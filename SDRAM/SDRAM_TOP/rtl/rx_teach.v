==> flow/design.v <==
module rx_teach #(
    parameter   Sys_clk_frq = 50_000_000,
    parameter   baud_frq    = 115200      ,
    parameter   div_cnt_max = Sys_clk_frq/baud_frq,
    parameter   cnt_width   = $clog2(div_cnt_max)
)(
    input   wire            Sys_clk,
    input   wire            Rst_n  ,
    input   wire            data_in,
    output  reg   [7:0]     data_receive,
    output  reg             rx_done
);
            reg   [cnt_width-1:0]  div_cnt;
            reg                    reg_data_A;
            reg                    reg_data_B;
            reg                    uart_state;
            reg                    receive_flag ;
            reg   [3:0]            bit_cnt   ;
    always @(posedge Sys_clk or negedge Rst_n) begin
        if(!Rst_n) begin
            {reg_data_A,reg_data_B} <= 2'b00;
        end else begin
            {reg_data_A,reg_data_B} <= {data_in,reg_data_A};
        end
    end
    always @(posedge Sys_clk or negedge Rst_n) begin
        if(!Rst_n) begin
            rx_done <= 1'b0;
        end else if(bit_cnt == 4'd8 && receive_flag) begin
            rx_done <= 1'b1;
        end else begin
            rx_done <=  1'b0;
        end
    end
    always @(posedge Sys_clk or negedge Rst_n) begin
        if(!Rst_n) begin
            uart_state <= 1'b0;
        end else if((!reg_data_A)&&(reg_data_B)) begin
            uart_state <= 1'b1;
        end else if(rx_done) begin
            uart_state <= 1'b0;
        end
    end
    always @(posedge Sys_clk or negedge Rst_n) begin
        if(!Rst_n) begin
            div_cnt <= 'd0;
        end else if(uart_state == 1'b1) begin
            if(div_cnt == div_cnt_max -1'b1) begin
                div_cnt <= 'd0;
            end else begin
                div_cnt <= div_cnt + 1'b1;
            end
        end else begin
            div_cnt <= 'd0;
        end
    end
    always @(posedge Sys_clk or negedge Rst_n) begin
        if(!Rst_n) begin
            receive_flag <= 1'b0;
        end else if(div_cnt == (div_cnt_max - 1'b1)>>1) begin
            receive_flag <= 1'b1;
        end else begin
            receive_flag <= 1'b0;
        end
    end
    always @(posedge Sys_clk or negedge Rst_n) begin
        if(!Rst_n) begin
            bit_cnt <= 'd0;
        end else if(bit_cnt == 4'd8 && receive_flag) begin
            bit_cnt <= 'd0;
        end else if(receive_flag) begin
            bit_cnt <= bit_cnt + 1'b1;
        end else
            bit_cnt <= bit_cnt;
    end
    always @(posedge Sys_clk or negedge Rst_n) begin
        if(!Rst_n) begin
            data_receive <= 8'd0;
        end else if(bit_cnt >= 1'b1 &&  receive_flag) begin
            data_receive <= {reg_data_B,data_receive[7:1]};
        end
    end
endmodule
Tool chain data of rx_teach
Tool output for the design above, in the order of the flow. Lines are those of the file above, counted from 1. Operators carry their Yosys type and port widths (W data, S select, Z words). Not given: --

Top: rx_teach. Clock port: Sys_clk. Library: sky130hd. Library corner: tt_025C_1v80.

Elaborated design
Yosys after proc, flatten, opt, wreduce and memory -nomap, before mapping. Memory bits, and registers merged into a memory's read port (data or address), are not among the register bits. Print and check cells are not counted. Equal cells are merged and count once.

The figure for input port bits is 3. For output and inout bits the number is 9. The entry for register bits after elaboration reads 26. The entry for elaborated cells reads 28.

Under reduce/logical cells stands 6. For magnitude comparators the number is 1. Under add/subtract/negate cells stands 2. For eq/ne operators the number is 3. For muxes and demuxes the number is 8.

Operators with widths (number): $mux W9 (2); $add A9 B1 Y9 const B (1); $eq A9 B8 Y1 const B (1); $eq A9 B9 Y1 const B (1); $mux W4 (2); $reduce_bool A2 Y1 (2); $add A4 B1 Y4 const B (1); $ge A4 B1 Y1 const B (1); $eq A4 B4 Y1 const B (1); $mux W1 (4); $logic_and A1 B1 Y1 (3); $logic_not A1 Y1 (1).

Logic depth
Yosys ltp: most cells in a row. Word level: on the elaborated netlist, between registers, memories and ports. Mapped: between sequential cells and ports; inverters and the memories' decode and read muxes count.

For word-level depth the number is 3. Under ABC_AREA stands 0. The entry for depth in mapped cells reads 5. Under gate-level depth less buffers stands 5.

Mapped cells and area
The flow's flattened synthesis, as Yosys stat reports it; memories are mapped. The netlist is that of the ABC_AREA named above (0 if unset); the other value can give another one. Totals and module areas in this step are rounded.

Cell types: sky130_fd_sc_hd__dfrtp_1 (number 26, area in all 650.624 um^2); sky130_fd_sc_hd__mux2_2 (number 8, area in all 90.086 um^2); sky130_fd_sc_hd__ha_1 (number 7, area in all 87.584 um^2); sky130_fd_sc_hd__o41ai_4 (number 2, area in all 55.053 um^2); sky130_fd_sc_hd__o21ai_0 (number 8, area in all 40.038 um^2); sky130_fd_sc_hd__inv_1 (number 9, area in all 33.782 um^2); sky130_fd_sc_hd__xor2_1 (number 3, area in all 26.275 um^2); sky130_fd_sc_hd__or3_1 (number 4, area in all 25.024 um^2); sky130_fd_sc_hd__nand2_1 (number 6, area in all 22.522 um^2); sky130_fd_sc_hd__nor2_1 (number 6, area in all 22.522 um^2); sky130_fd_sc_hd__a21oi_1 (number 4, area in all 20.019 um^2); sky130_fd_sc_hd__nand3_1 (number 4, area in all 20.019 um^2); sky130_fd_sc_hd__nand4_1 (number 2, area in all 12.512 um^2); sky130_fd_sc_hd__and4b_2 (number 1, area in all 11.261 um^2); sky130_fd_sc_hd__and4b_1 (number 1, area in all 10.01 um^2); sky130_fd_sc_hd__nand4b_1 (number 1, area in all 8.758 um^2); sky130_fd_sc_hd__or3b_2 (number 1, area in all 8.758 um^2); sky130_fd_sc_hd__xnor2_1 (number 1, area in all 8.758 um^2).

Not listed: further types 6, cells in them 6.

The figure for cell count is 100. Sequential part of the area: 0.0006506 mm^2. Under synthesis area stands 0.00119 mm^2. Flip-flops: 26. Under buffer cells stands 1.

Path before layout
Source: OpenSTA report_checks on the synthesized netlist (no wires, ideal clock, input and output delay 20% of the period each), path of least setup slack; recovery checks are left aside. Register names are those of the netlist, which keeps one name where synthesis merged equal registers.

Path type: register to register. Start point: register bit_cnt[1]. End point: register data_receive[0]. Under clock period stands 1.83 ns. Data required time: 1.705 ns. For driving pins on the path the number is 5. The entry for setup time reads 0.125 ns. Launch time at the first pin: 0.000 ns. The entry for buffers on the path reads 0. Under path slack stands 0.210 ns. For arrival the number is 1.496 ns. The figure for path delay is 1.621 ns. The entry for period reached after synthesis reads 1.62 ns.

"path delay" is the arrival time less input delay plus setup time. "driving pins on the path": output pins that drive a net of the path, with the launching flip-flop's if there is one; two outputs of one cell count as two. "period reached after synthesis" = period - worst setup slack (recovery checks aside). The figure is calculated, with input and output delays left at 20% of the set period. Between the ends stands the longest chain of elaborated cells between them, by number of cells; it is not shown to be the way that was timed. Of several equally long chains one is given. A line is the first line of the expression or statement that the cell stems from. Yosys adds cells for indexed reads and writes and turns some case tables into memories. At most two assigning lines are given for a register; there are more.

Path through: sky130_fd_sc_hd__dfrtp_1 sky130_fd_sc_hd__inv_1 sky130_fd_sc_hd__ha_1 sky130_fd_sc_hd__o41ai_4 sky130_fd_sc_hd__mux2_2. For cells in the longest elaborated chain the number is 2. Under elaborated cells between the ends (all ways) stands 2. The entry for RTL lines with such cells reads 1. Classes of those cells: 1 x compare; 1 x reduce/logical.

RTL lines, path post-synthesis: start: declaration (RTL line 18) `reg   [3:0]            bit_cnt   ;`; start: assignment (RTL line 72) `bit_cnt <= bit_cnt + 1'b1;`; start: assignment (RTL line 74) `bit_cnt <= bit_cnt;`; $ge A4 B1 Y1 (RTL line 79) `end else if(bit_cnt >= 1'b1 &&  receive_flag) begin`; $logic_and A1 B1 Y1 (RTL line 79); end: assignment (RTL line 78) `data_receive <= 8'd0;`; end: assignment (RTL line 80) `data_receive <= {reg_data_B,data_receive[7:1]};`; end: declaration (RTL line 10) `output  reg   [7:0]     data_receive,`.

Worst path after layout
From the final timing report of record 2: the path of least setup slack in the routed layout; clock arrival at registers is part of the times.

Path type: register to register. Start point: register bit_cnt[1]. End point: register data_receive[7]. For arrival the number is 2.00 ns. Under path slack stands 0.41 ns. The entry for setup time reads 0.10 ns. The entry for buffers on the path reads 0. Launch time at the first pin: 0.32 ns. For driving pins on the path the number is 5. Data required time: 2.41 ns. Under clock period stands 2.19 ns.

Between the ends stands the longest chain of elaborated cells between them, by number of cells; it is not shown to be the way that was timed. Of several equally long chains one is given. At most two assigning lines are given for a register; there are more.

Path through: sky130_fd_sc_hd__dfrtp_1 sky130_fd_sc_hd__inv_1 sky130_fd_sc_hd__ha_1 sky130_fd_sc_hd__o41ai_4 sky130_fd_sc_hd__mux2_2. For cells in the longest elaborated chain the number is 2. Under elaborated cells between the ends (all ways) stands 2. The entry for RTL lines with such cells reads 1. Classes of those cells: 1 x compare; 1 x reduce/logical.

RTL lines, path after layout: start: declaration (RTL line 18) `reg   [3:0]            bit_cnt   ;`; start: assignment (RTL line 72) `bit_cnt <= bit_cnt + 1'b1;`; start: assignment (RTL line 74) `bit_cnt <= bit_cnt;`; $ge A4 B1 Y1 (RTL line 79) `end else if(bit_cnt >= 1'b1 &&  receive_flag) begin`; $logic_and A1 B1 Y1 (RTL line 79); end: assignment (RTL line 78) `data_receive <= 8'd0;`; end: assignment (RTL line 80) `data_receive <= {reg_data_B,data_receive[7:1]};`; end: declaration (RTL line 10) `output  reg   [7:0]     data_receive,`.

Add stored flow runs of rx_teach

Flow measurements of rx_teach on sky130hd: 2 stored runs with different settings, listed in no order. Input and output delays are each 20% of the period that was set; the output load is 0.01 pF. By "period achieved" is meant the clock period of the run minus its worst setup slack. This is arithmetic on one report: input and output delays are still those of the set period (20% each). "time of the worst setup path" is the time allowed to the run's worst setup path (the clock period less input and output delay, where it has them) less its slack. Clock arrival times count: a late capture clock shortens it, a late launch clock lengthens it. Values from the reports are rounded here.

Record 1 has these settings: period_ns 1.95; CORE_UTILIZATION 67; PLACE_DENSITY_LB_ADDON 0.29; HOLD_SLACK_MARGIN 0.01; CELL_PAD_IN_SITES_DETAIL_PLACEMENT 2; TNS_END_PERCENT 40; GPL_ROUTABILITY_DRIVEN 1; CTS_CLUSTER_SIZE 57; CTS_CLUSTER_DIAMETER 293; MAX_ROUTING_LAYER met4; CAP_MARGIN 20; CORE_MARGIN 2; SLEW_MARGIN 20. Outcome: no results, placement failed with DPL-0033.

Record 2 has these settings: period_ns 2.19; CAP_MARGIN 20; CORE_MARGIN 2; CORE_UTILIZATION 40; SLEW_MARGIN 20. The post-layout utilization is 50.2%. The post-route setup TNS reads 0.000 ns. The period achieved stands at 1.780 ns. For the time of the worst setup path the run shows 1.78 ns. Worst setup path kind: register to register. The smallest setup slack reads 0.410 ns. The worst-case hold slack stands at 0.402 ns. The overall die area comes to 0.003427 mm^2. The mapped cell area after synthesis reads 0.00119 mm^2.
