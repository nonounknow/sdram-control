==> flow/design.v <==
module vga_ctrl #(
    parameter   H_Sync       = 96,
    parameter   H_backporch  = 40 ,
    parameter   H_left       = 8  ,
    parameter   H_data       = 640,
    parameter   H_right      = 8  ,
    parameter   H_Frontporch = 8  ,
    parameter   H_total      = H_Sync + H_backporch + H_left + H_data + H_right + H_Frontporch,
    parameter   H_width      = $clog2(H_total),
    parameter   V_Sync       = 2,
    parameter   V_backporch  = 25 ,
    parameter   V_left       = 8  ,
    parameter   V_data       = 480,
    parameter   V_right      = 8  ,
    parameter   V_Frontporch = 2  ,
    parameter   V_total      = V_Sync + V_backporch + V_left + V_data + V_right + V_Frontporch,
    parameter   V_width      = $clog2(V_total),
    parameter   RGB_width    = 8,
    parameter RED   = 8'b111_000_00,
    parameter GRENN = 8'b000_111_00,
    parameter BLUE  = 8'b000_000_11
)(
    input   wire                        Sys_clk      ,
    input   wire                        Rst_n        ,
    output  wire    [2:0]               red_sign     ,
    output  wire    [2:0]               grenn_sign   ,
    output  wire    [1:0]               blue_sign    ,
    output  reg                         H_Sync_sign  ,
    output  reg                         V_Sync_sign  ,
    output  wire    [H_width-1:0]       H_addr       ,
    output  wire    [V_width-1:0]       V_addr       ,
    output  wire                        SDRAM_FIFO_RD_EN,
    input   wire    [RGB_width-1:0]     SDRAM_FIFO_RD_DATA
);
    localparam white = 8'b111_111_11;
    localparam black = 8'b000_000_00;
            wire    [7:0]           rgb   ;
            reg     [H_width-1:0]   H_cnt ;
            reg                     H_full;
            reg     [V_width-1:0]   V_cnt ;
            reg                     V_full;
            wire                    Pixl_avai;
            reg     [7:0]           backgroud_color;
    always@(posedge Sys_clk or negedge Rst_n) begin
        if(Rst_n == 0) begin
            H_Sync_sign <= 1'b1;
        end else if(H_cnt == H_total - 1'b1) begin
            H_Sync_sign <= 1'b1;
        end else if(H_cnt == H_Sync -1'b1) begin
            H_Sync_sign <= 1'b0;
        end
    end
    always@(posedge Sys_clk or negedge Rst_n) begin
        if(Rst_n == 0) begin
            V_Sync_sign <= 1'b1;
        end else if((V_cnt == V_total - 1'b1) && (H_cnt == H_total - 1'b1)) begin
            V_Sync_sign <= 1'b1;
        end else if((V_cnt == V_Sync  - 1'b1) && (H_cnt == H_total - 1'b1)) begin
            V_Sync_sign <= 1'b0;
        end
    end
    always@(posedge Sys_clk or negedge Rst_n) begin
        if(Rst_n == 0) begin
            backgroud_color <= white;
        end else if(V_addr >= 0 && V_addr <= 159) begin
            backgroud_color <= RED;
        end else if(V_addr >= 160 && V_addr <= 319) begin
            backgroud_color <= GRENN;
        end else if(V_addr >= 320 && V_addr <= 479) begin
            backgroud_color <= BLUE;
        end else begin
            backgroud_color <= white;
        end
    end
    assign H_addr    =  (Pixl_avai)?(H_cnt - (H_Sync + H_backporch +  H_left)):10'd0;
    assign V_addr    =  (Pixl_avai)?(V_cnt - (V_Sync + V_backporch +  V_left)):10'd0;
    assign Pixl_avai = (H_cnt >  (H_Sync + H_backporch  + H_left  -1'b1 ))
                    && (H_cnt <= (H_total- H_Frontporch - H_right -1'b1 )) 
                    && (V_cnt >  (V_Sync + V_backporch +  V_left  -1'b1 ))
                    && (V_cnt <= (V_total- V_Frontporch - V_right -1'b1 ));
    assign SDRAM_FIFO_RD_EN = Pixl_avai;
    assign {red_sign,grenn_sign,blue_sign} = (Pixl_avai) ? rgb : 8'd0;
    assign rgb = (Pixl_avai)?(SDRAM_FIFO_RD_DATA):(backgroud_color);
    always@(posedge Sys_clk or negedge Rst_n) begin
        if(Rst_n == 0) begin
            H_cnt <= 0;
        end else if(H_cnt == H_total - 1'b1) begin
            H_cnt <= 0;
        end else begin
            H_cnt <= H_cnt + 1'b1;
        end
    end
    always@(posedge Sys_clk or negedge Rst_n) begin
        if(Rst_n == 0) begin
            H_full <= 1'b0;
        end else if(H_cnt == H_total - 1'b1) begin
            H_full <= 1'b1;
        end else begin
            H_full <= 1'b0;
        end
    end
    always@(posedge Sys_clk or negedge Rst_n) begin
        if(Rst_n == 0) begin
            V_cnt <= 0;
        end else if((V_cnt == V_total - 1'b1) && (H_cnt == H_total - 1'b1)) begin
            V_cnt <= 0;
        end else if(H_cnt == H_total - 1'b1) begin
            V_cnt <= V_cnt + 1'b1;
        end else begin
            V_cnt <= V_cnt;
        end
    end
    always@(posedge Sys_clk or negedge Rst_n) begin
        if(Rst_n == 0) begin
            V_full <= 1'b0;
        end else if((V_cnt == V_total - 1'b1) && (H_cnt == H_total - 1'b1)) begin
            V_full <= 1'b1;
        end else begin
            V_full <= 1'b0;
        end
    end
endmodule
== From RTL to reports: vga_ctrl ==
The steps from the RTL of vga_ctrl to its reports follow in flow order.
Lines are those of the file above, counted from 1.
Cell names lack the library's common part.
The mark - stands for no value.
Set-up
  design top: vga_ctrl
  clock input: Sys_clk
  library: sky130hd
  timing corner: tt_025C_1v80

== Word level ==
Counts by Yosys on the flattened word-level netlist (proc, flatten, opt, wreduce; memories kept). Register bits leave out memories and registers merged into their read ports (data or address). Print and check cells are left out. Cells with the same type and inputs are merged into one.
Operators by class
  reduce/logical cells: 8
  equal/unequal tests: 4
  order comparisons: 4
  muxes and demuxes: 10
  $add $sub $neg: 4
Operators with widths (count)
  2-to-1 mux 10 bit: 5
  adder 10 x 1 -> 10 bit (second input constant): 2
  <= comparator 10 bit (second input constant): 2
  == test 10 bit (second input constant): 2
  == test 10 x 1 -> 1 bit (second input constant): 1
  subtractor 10 x 6 -> 10 bit (second input constant): 1
  > comparator 10 x 6 -> 1 bit (second input constant): 1
  == test 10 x 7 -> 1 bit (second input constant): 1
  subtractor 10 x 8 -> 10 bit (second input constant): 1
  > comparator 10 x 8 -> 1 bit (second input constant): 1
  2-to-1 mux 8 bit: 1
  nonzero test 2 bit: 3
  logical AND 1 bit: 5
  2-to-1 mux 1 bit: 4
Word-level totals
  elaborated cells: 34
  output and inout bits: 31
  input port bits: 10
  flip-flop bits (word level): 22

== Longest topological paths ==
Longest topological path by Yosys (ltp), each cell counted once; first at word level (registers and memories cut), then after technology mapping (sequential cells cut; the memories' decode and read muxes count).
Depth
  word-level depth: 5
  ABC_AREA: 0
  gate-level depth with buffers: 7
  mapped depth without buffers: 6

== Netlist ==
Yosys stat after the flow's synthesis: flattened, memories mapped to cells. It holds for the ABC_AREA given above (unset counts as 0); a run with the other value may have another netlist.
Cell types
  dfrtp_1: count 20, area in all 500.48 µm²
  ha_1: count 9, area in all 112.608 µm²
  xnor2_1: count 12, area in all 105.101 µm²
  nor3_2: count 10, area in all 100.096 µm²
  inv_1: count 25, area in all 93.84 µm²
  nor3_1: count 16, area in all 80.077 µm²
  dfstp_2: count 2, area in all 52.55 µm²
  buf_6: count 4, area in all 45.043 µm²
  o21ai_0: count 9, area in all 45.043 µm²
  o31ai_4: count 2, area in all 42.541 µm²
  nand2_1: count 11, area in all 41.29 µm²
  nor2_1: count 11, area in all 41.29 µm²
  a21oi_1: count 8, area in all 40.038 µm²
  nand4_1: count 6, area in all 37.536 µm²
  a22o_1: count 4, area in all 35.034 µm²
  nor2b_1: count 5, area in all 31.28 µm²
  nand3_1: count 6, area in all 30.029 µm²
  and4_1: count 3, area in all 26.275 µm²
Not listed: further types 27, cells in them 47.
Synthesis totals
  buffer cells: 15
  synthesis area: 1800.5 µm²
  flip-flops: 22
  area of sequential cells: 553.0 µm²
  mapped cells: 210

== Path before layout ==
OpenSTA on the mapped netlist: ideal clock, no wires. The path of least setup slack (recovery checks aside). Input and output delay are each 20% of the period. Register names are those of the netlist, which keeps one name where synthesis merged equal registers.
Timing path after synthesis
  path kind: reg-to-output
  from: reg V_cnt[6]
  to: out H_addr[8]
  stages on the path: 6
  output delay: 0.554 ns
  time at the first pin: 0.000 ns
  arrival: 1.885 ns
  setup slack: 0.331 ns
  delay of the path: 1.885 ns
  period: 2.77 ns
  required time: 2.216 ns
  path buffers: 1
  period reached after synthesis: 2.439 ns
"delay of the path" = arrival - input delay + setup time.
A path that ends at an output port has no setup time.
"stages on the path" counts driving pins, that of a launching flip-flop among them; a cell with two outputs on the path counts twice.
"period reached after synthesis" = period - worst setup slack (recovery checks aside). The figure is calculated, with input and output delays left at 20% of the set period.
The rows between start and end are the longest chain of elaborated cells between them; the timing report does not say that the signal goes this way. Where chains are equally long, one stands for them.
Each line given opens the expression or statement behind the cell; cells for indexed reads and writes are added by Yosys, which also makes memories of some case tables.
At most two assigning lines are given for a register; there are more.
Between the ends, after synthesis
  cells stage by stage: dfrtp_1 > buf_6 > or4_4 > o31ai_4 > nand2_2 > nor4b_1
  cells in the longest elaborated chain: 4
  elaborated cells on any way between the ends: 5
  RTL lines with such cells: 4
  classes of those cells: compare (2); mux (1); reduce/logical (2)
Ends and longest elaborated chain, after synthesis
  start: declaration: RTL line 40  | reg     [V_width-1:0]   V_cnt ;
  start: assignment: RTL line 108  | V_cnt <= V_cnt + 1'b1;
  start: assignment: RTL line 110  | V_cnt <= V_cnt;
  > comparator 10 x 6 -> 1 bit: RTL line 79  | && (V_cnt >  (V_Sync + V_backporch +  V_left  -1'b1 ))
  logical AND 1 bit (2 in a row): RTL line 77  | assign Pixl_avai = (H_cnt >  (H_Sync + H_backporch  + H_left  -1'b1 ))
  2-to-1 mux 10 bit: RTL line 75  | assign H_addr    =  (Pixl_avai)?(H_cnt - (H_Sync + H_backporch +  H_left)):10'd0;
  end: declaration: RTL line 30  | output  wire    [H_width-1:0]       H_addr       ,

== Worst path after layout ==
Path of least setup slack in the final report of job 1 (OpenROAD, finished layout, wires in). Where an end is a register, its clock arrival counts in the times.
Timing path post-layout
  path kind: reg-to-output
  from: reg V_cnt[6]
  to: out V_addr[2]
  stages on the path: 7
  required time: 2.26 ns
  output delay: 0.57 ns
  period: 2.83 ns
  arrival: 2.19 ns
  path buffers: 2
  setup slack: 0.07 ns
  time at the first pin: 0.27 ns
The rows between start and end are the longest chain of elaborated cells between them; the timing report does not say that the signal goes this way. Where chains are equally long, one stands for them.
At most two assigning lines are given for a register; there are more.
Between the ends, post-layout
  cells stage by stage: dfrtp_1 > or4_4 > o31ai_4 > nand2_4 > buf_6 > nor4_4 > buf_2
  cells in the longest elaborated chain: 4
  elaborated cells on any way between the ends: 5
  RTL lines with such cells: 4
  classes of those cells: compare (2); mux (1); reduce/logical (2)
Ends and longest elaborated chain, post-layout
  start: declaration: RTL line 40  | reg     [V_width-1:0]   V_cnt ;
  start: assignment: RTL line 108  | V_cnt <= V_cnt + 1'b1;
  start: assignment: RTL line 110  | V_cnt <= V_cnt;
  > comparator 10 x 6 -> 1 bit: RTL line 79  | && (V_cnt >  (V_Sync + V_backporch +  V_left  -1'b1 ))
  logical AND 1 bit (2 in a row): RTL line 77  | assign Pixl_avai = (H_cnt >  (H_Sync + H_backporch  + H_left  -1'b1 ))
  2-to-1 mux 10 bit: RTL line 76  | assign V_addr    =  (Pixl_avai)?(V_cnt - (V_Sync + V_backporch +  V_left)):10'd0;
  end: declaration: RTL line 31  | output  wire    [V_width-1:0]       V_addr       ,

Subject: flow runs of vga_ctrl

Hi,

Design vga_ctrl on sky130hd. What follows are 2 stored runs of the flow, each under its own settings; their order means nothing. The constraints put input and output delay at 20% of the set period each and load the outputs with 0.01 pF.
"achieved clock period (ns)": clock period set for the run, less the worst setup slack. It is reckoned from that one timing run; input and output delays stay at 20% of the period that was set.
"worst setup path time (ns)" = time allowed to the worst setup path (clock period - input delay - output delay, where it has them) - its slack; a late launch clock adds to it, a late capture clock takes from it.
"finish__power__total" rests on the timing tool's default activity at the inputs, not on a simulated workload.

Flow files of job 1
==> flow/run.sh <==
#!/bin/bash
# the make line also repeats the synthesis and layout settings of config.mk as NAME=value (left out here)
make -C /OpenROAD-flow-scripts/flow DESIGN_CONFIG=/design/flow/config.mk WORK_HOME=/design/flow/orfs CLKGATE_MAP_FILE= finish
==> flow/config.mk <==
export PLATFORM = sky130hd
export DESIGN_NAME = vga_ctrl
export DESIGN_NICKNAME = vga_ctrl
export VERILOG_FILES = /design/flow/design.v
export SDC_FILE = /design/flow/constraint.sdc
export NUM_CORES = 4
export LEC_CHECK = 0
export CAP_MARGIN = 15
export CORE_MARGIN = 2
export CORE_UTILIZATION = 22
export CTS_CLUSTER_SIZE = 77
export GPL_ROUTABILITY_DRIVEN = 0
export GPL_TIMING_DRIVEN = 1
export PLACE_DENSITY_LB_ADDON = 0.1
export SETUP_SLACK_MARGIN = 0.83
export SLEW_MARGIN = 25
export TNS_END_PERCENT = 80
==> flow/constraint.sdc <==
create_clock -name core_clock -period 2.83 [get_ports {Sys_clk}]
set_input_delay 0.5660 -clock core_clock [delete_from_list [all_inputs] [get_ports {Sys_clk}]]
set_output_delay 0.5660 -clock core_clock [all_outputs]
set_load 0.01 [all_outputs]

report of job 1
yosys chip area after synthesis (um^2): 1800.5
finish__design__die__area: 8923.6
finish__design__instance__area__stdcell: 2955.3
finish__design__instance__utilization: 0.3766
finish__timing__setup__ws: 0.069
finish__timing__hold__ws: 0.508
finish__power__total: 5.835e-04
achieved clock period (ns): 2.761
worst setup path time (ns): 2.19
worst setup path kind: reg-to-output

Flow files of job 2
==> flow/run.sh <==
#!/bin/bash
# the make line also repeats the synthesis and layout settings of config.mk as NAME=value (left out here)
make -C /OpenROAD-flow-scripts/flow DESIGN_CONFIG=/design/flow/config.mk WORK_HOME=/design/flow/orfs CLKGATE_MAP_FILE= finish
==> flow/config.mk <==
export PLATFORM = sky130hd
export DESIGN_NAME = vga_ctrl
export DESIGN_NICKNAME = vga_ctrl
export VERILOG_FILES = /design/flow/design.v
export SDC_FILE = /design/flow/constraint.sdc
export NUM_CORES = 4
export LEC_CHECK = 0
export CAP_MARGIN = 20
export CORE_MARGIN = 2
export CORE_UTILIZATION = 57
export CTS_CLUSTER_SIZE = 87
export MIN_ROUTING_LAYER = met2
export PLACE_DENSITY_LB_ADDON = 0.02
export SLEW_MARGIN = 0
export TNS_END_PERCENT = 55
==> flow/constraint.sdc <==
create_clock -name core_clock -period 1.56 [get_ports {Sys_clk}]
set_input_delay 0.3120 -clock core_clock [delete_from_list [all_inputs] [get_ports {Sys_clk}]]
set_output_delay 0.3120 -clock core_clock [all_outputs]
set_load 0.01 [all_outputs]

report of job 2: did not finish, cts, DPL-0038

Regards
